==> flow/design.v <==
`timescale 1ns / 1ps
module decode(
    input reloj,
    input [4:0] DIR_A1, DIR_B1, DIR_WRA1, DIR_A2, DIR_B2, DIR_WRA2,
    input [31:0] DI1, DI2,
    input REG_RD1, REG_WR1, SEL_I1, REG_RD2, REG_WR2, SEL_I2,
    input [15:0] IMD1, IMD2,
    input [25:0] address1, address2,
    input [3:0] pc_4, pc_8,
    output [31:0] DOA1, DOB1, out_mux_sz1, DOA2, DOB2, out_mux_sz2,
    output [31:0] out_addr1, out_addr2);
    reg [31:0] registro [0:31];
    reg [31:0] routA1, routB1 = 32'b0;
    reg [31:0] routA2, routB2 = 32'b0;
    reg [31:0] out_sign1, out_zero1 = 0;
    reg [31:0] out_sign2, out_zero2 = 0;
    wire [1:0] regRD = {REG_RD1, REG_RD2};
    wire [1:0] regWR = {REG_WR1, REG_WR2};
    always @ (regRD, DIR_A1, DIR_B1, DIR_A2, DIR_B2)
    begin
      case (regRD)
        2'b00:
          begin
          routA1 = registro [DIR_A1];
          routB1 = registro [DIR_B1];
          routA2 = registro [DIR_A2];
          routB2 = registro [DIR_B2];
          end
        2'b01:
          begin
          routA1 = registro [DIR_A1];
          routB1 = registro [DIR_B1];
          routA2 = 32'b0;
          routB2 = 32'b0;
          end
        2'b10:
          begin
          routA1 = 32'b0;
          routB1 = 32'b0;
          routA2 = registro [DIR_A2];
          routB2 = registro [DIR_B2];
          end
        2'b11:
          begin
          routA1 = 32'b0;
          routB1 = 32'b0;
          routA2 = 32'b0;
          routB2 = 32'b0;
          end
      endcase
    end
    always @ (posedge reloj)
    begin
      case (regWR)
        2'b00:
        begin
          registro[DIR_WRA1] <= DI1;
          registro[DIR_WRA2] <= DI2;
        end
        2'b01:
        begin
          registro[DIR_WRA1] <= DI1;
          registro[DIR_WRA2] <= registro[DIR_WRA2];
        end
        2'b10:
        begin
          registro[DIR_WRA1] <= registro[DIR_WRA1];
          registro[DIR_WRA2] <= DI2;
        end
        2'b11:
        begin
          registro[DIR_WRA1] <= registro[DIR_WRA1];
          registro[DIR_WRA2] <= registro[DIR_WRA2];
        end
      endcase
    end
    assign DOA1 = routA1;
    assign DOB1 = routB1;
    assign DOA2 = routA2;
    assign DOB2 = routB2;
    always @(IMD1)
    begin
    if(IMD1[15]==1'b1) out_sign1 = {16'b1111111111111111,IMD1};
    else out_sign1 = {16'b0000000000000000,IMD1};
    end
    always @(IMD2)
    begin
    if(IMD2[15]==1'b1) out_sign2 = {16'b1111111111111111,IMD2};
    else out_sign2 = {16'b0000000000000000,IMD2};
    end
    always @(IMD1)
    begin
    out_zero1 <= {16'b0000000000000000,IMD1};
    end
    always @(IMD2)
    begin
    out_zero2 <= {16'b0000000000000000,IMD2};
    end
    assign out_mux_sz1 = SEL_I1 ? out_sign1 : out_zero1;
    assign out_mux_sz2 = SEL_I2 ? out_sign2 : out_zero2;
    assign out_addr1 = {pc_4,address1,2'b00};
    assign out_addr2 = {pc_8,address2,2'b00};
endmodule
; ---- From RTL to reports: decode
; Tool output for the design above, in the order of the flow.
; Lines are those of the file above, counted from 1.
; Library cell names are shortened.
; Not given: -
[setup]
top = decode
clock = reloj
cell_library = sky130hd
corner = tt_025C_1v80

; ---- Word-level counts
; Yosys after proc, flatten, opt, wreduce and memory -nomap, before mapping. Enables and synchronous resets that opt folds into registers are not counted as muxes. Memory bits, and registers merged into a memory's read port (data or address), are not among the register bits. Print and check cells are not counted.
; Memory sizes are those after Yosys's memory passes, which may raise the word count (mostly to a power of two), join words into wider ones and drop unused or constant bits.
[bits]
regBits = 0
ram_bits = 1024
mem_count = 1
input_bits = 193
output_inout_bits = 256
word_cells = 69
[op_classes]
eq_ne = 12
n_mux = 30
logic = 12
reduce_and_logical = 14
[memory_table]
columns = memory, size, width, read_ports, wr, line_no
row1 = registro, 32, 32, 4, 2, 12  ; reg [31:0] registro [0:31];
[op_table]
columns = op, n
row1 = 2-to-1 mux 32 bit, 18
row2 = parallel mux 32 bit (select 2 bit), 4
row3 = 2-to-1 mux 5 bit, 4
row4 = OR reduction 3 bit, 4
row5 = equality test 5 bit, 2
row6 = equality test 2 bit (second input constant), 4
row7 = AND reduction 2 bit, 4
row8 = OR reduction 2 bit, 4
row9 = parallel mux 1 bit (select 2 bit), 4
row10 = OR 1 bit, 6
row11 = != test 1 bit (second input constant), 4
row12 = bitwise AND 1 bit, 4
row13 = equality test 2 x 1 -> 1 bit (second input constant), 2
row14 = zero test 2 bit, 2
row15 = NOT 1 bit, 2

; ---- Longest topological paths
; Depth = most cells in a row (Yosys ltp): at word level without a register or memory, in the mapped netlist without a sequential cell, where the memories' decode and read muxes count.
[depth]
ltp_word = 9
ABC_AREA = 0
mapped_depth = 8
depth_no_buf = 4

; ---- Netlist
; The flow's flattened synthesis, as Yosys stat reports it; memories are mapped. The netlist is that of the ABC_AREA named above (0 if unset); the other value can give another one.
[mapped]
cell_count = 5097
synth_area_mm2 = 0.0784602
seqArea_mm2 = 0.0307495
ffs = 1024
buf_cells = 821
[by_type]
columns = cell_type, n, area_total_um2
row1 = edfxtp_1, 1024, 3.07E+04
row2 = mux4_2, 896, 2.02E+04
row3 = mux2_2, 958, 1.08E+04
row4 = mux2i_1, 512, 5.12E+03
row5 = buf_4, 255, 1.91E+03
row6 = a221o_1, 128, 1.28E+03
row7 = clkbuf_1, 309, 1.16E+03
row8 = a22oi_1, 128, 960.922
row9 = buf_6, 84, 945.907
row10 = a221oi_1, 93, 814.531
row11 = a31oi_1, 128, 800.768
row12 = buf_2, 155, 775.744
row13 = mux2_1, 66, 743.213
row14 = o2111ai_1, 39, 341.578
row15 = nand2_1, 90, 337.824
row16 = o21ai_0, 64, 320.307
row17 = o21ai_1, 42, 210.202
row18 = buf_12, 9, 180.173
; Other cell types: 27; their cells: 117.

; ---- Worst setup path after synthesis
; Path of least setup slack by OpenSTA after synthesis, without wires, with an ideal clock, recovery checks aside; 20% of the period is set as input and as output delay. Where synthesis merged equal registers, the netlist keeps one of their names.
[synth_path]
kind = input-to-reg
startpoint = input DIR_WRA1[2]
endpoint = memory registro[0][0]
period_ps = 5200
input_delay_ps = 1040
setup_ps = 470
t_first_pin_ps = 1040
arrival_time_ps = 4162
t_required_ps = 4730
setup_slack_ps = 568
delay_ps = 3592
driving_pins = 5
n_path_buf = 1
period_less_setup_slack_ps = 4632
; "delay_ps" is the arrival time less input delay plus setup time.
; "driving_pins": output pins that drive a net of the path, with the launching flip-flop's if there is one; two outputs of one cell count as two.
; "period_less_setup_slack_ps" is the clock period less the worst setup slack; recovery checks do not enter. This is arithmetic on one report: input and output delays are still those of the set period (20% each).
; The rows between start and end are the longest chain of elaborated cells between them; the timing report does not say that the signal goes this way. Where chains are equally long, one stands for them.
; Each line given opens the expression or statement behind the cell; cells for indexed reads and writes are added by Yosys, which also makes memories of some case tables.
; Only ways into the end's enable, where the timed path ends, are counted here.
[synth_via]
cell_sequence = clkbuf_1 > xnor2_1 > nand4_1 > o21ai_0 > o31ai_1
elab_chain_len = 8
cone_cells = 14
lines_between = 1
classes_between = 2 x eq/ne; 2 x mux; 9 x logic; 1 x reduce/logical
[synth_lines]
columns = element, line_no
row1 = "start, declared", 4  ; input [4:0] DIR_A1, DIR_B1, DIR_WRA1, DIR_A2, DIR_B2, DIR_WRA2,
row2 = 2-to-1 mux 5 bit, 54  ; case (regWR)
row3 = equality test 5 bit, -
row4 = bitwise AND 1 bit, -
row5 = NOT 1 bit, -
row6 = bitwise AND 1 bit, -
row7 = OR 1 bit (3 in a row), -
row8 = "end, declared", 12  ; reg [31:0] registro [0:31];

; ---- Path in the finished layout
; Path of least setup slack in the final report of run A (OpenROAD, finished layout, wires in). Where an end is a register, its clock arrival counts in the times.
; The report prints the path's times to 10 ps; the period is as set.
[layout_path]
kind = input-to-output
startpoint = input DIR_B1[0]
endpoint = output DOB1[18]
period_ps = 5090
input_delay_ps = 1020
out_delay_ps = 1020
t_first_pin_ps = 1020
arrival_time_ps = 4070
t_required_ps = 4070
setup_slack_ps = 0
driving_pins = 9
n_path_buf = 5
; The rows between start and end are the longest chain of elaborated cells between them; the timing report does not say that the signal goes this way. Where chains are equally long, one stands for them.
; A memory read counts as a cell of the chain, while the word-level depth stops at memories.
[layout_via]
cell_sequence = buf_6 > inv_4 > buf_12 > buf_4 > mux2i_1 > a221o_1 > a31oi_1 > buf_4 > clkdlybuf4s50_1
elab_chain_len = 2
cone_cells = 2
lines_between = 2
classes_between = 1 x mux; 1 x memory
[layout_lines]
columns = element, line_no
row1 = "start, declared", 4  ; input [4:0] DIR_A1, DIR_B1, DIR_WRA1, DIR_A2, DIR_B2, DIR_WRA2,
row2 = memory (32 x 32 bit), 12  ; reg [31:0] registro [0:31];
row3 = parallel mux 32 bit (select 2 bit), 21  ; case (regRD)
row4 = "end, declared", 10  ; output [31:0] DOA1, DOB1, out_mux_sz1, DOA2, DOB2, out_mux_sz2,

; Flow measurements of decode on sky130hd: 2 stored runs with different settings, listed in no order. Input and output delays are each 20% of the period that was set; the output load is 0.01 pF.
; "achieved_period_ps" = clock period - worst setup slack. The figure is calculated, with input and output delays left at 20% of the set period.
; "worst_setup_path_time_ps" is the time allowed to the run's worst setup path (the clock period less input and output delay, where it has them) less its slack. Clock arrival times count: a late capture clock shortens it, a late launch clock lengthens it.
; "fin_power_uw": no workload was simulated; the value follows from the tool's default switching activity.
; "worst_setup_path_time_ps" is given in steps of 10 ps.

[run A: settings]
period_ns = 5.09
CAP_MARGIN = 20
CORE_MARGIN = 2
CORE_UTILIZATION = 40
SLEW_MARGIN = 20
[run A: results]
post_synth_area_mm2 = 0.0784602
die_area_mm2 = 0.199711
final_cell_area_mm2 = 0.0885825
utilization_frac = 0.454
worst_setup_slack_ps = 5
achieved_period_ps = 5085
worst_hold_slack_ps = 1002
fin_power_uw = 23239
setup_tns_ps = 0
worst_setup_path_time_ps = 3050
worst_path_kind = input-to-output

[run B: settings]
period_ns = 7.48
CORE_UTILIZATION = 19
SETUP_SLACK_MARGIN = 1.34
PLACE_DENSITY_LB_ADDON = 0.16
CORE_ASPECT_RATIO = 0.88
CELL_PAD_IN_SITES_GLOBAL_PLACEMENT = 1
CELL_PAD_IN_SITES_DETAIL_PLACEMENT = 1
ABC_AREA = 0
GPL_ROUTABILITY_DRIVEN = 0
CAP_MARGIN = 0
SLEW_MARGIN = 10
CORE_MARGIN = 2
[run B: results]
post_synth_area_mm2 = 0.0784602
die_area_mm2 = 0.418114
final_cell_area_mm2 = 0.0922948
utilization_frac = 0.224
worst_setup_slack_ps = 1317
achieved_period_ps = 6163
worst_hold_slack_ps = 1484
fin_power_uw = 17411
setup_tns_ps = 0
worst_setup_path_time_ps = 3170
worst_path_kind = input-to-output
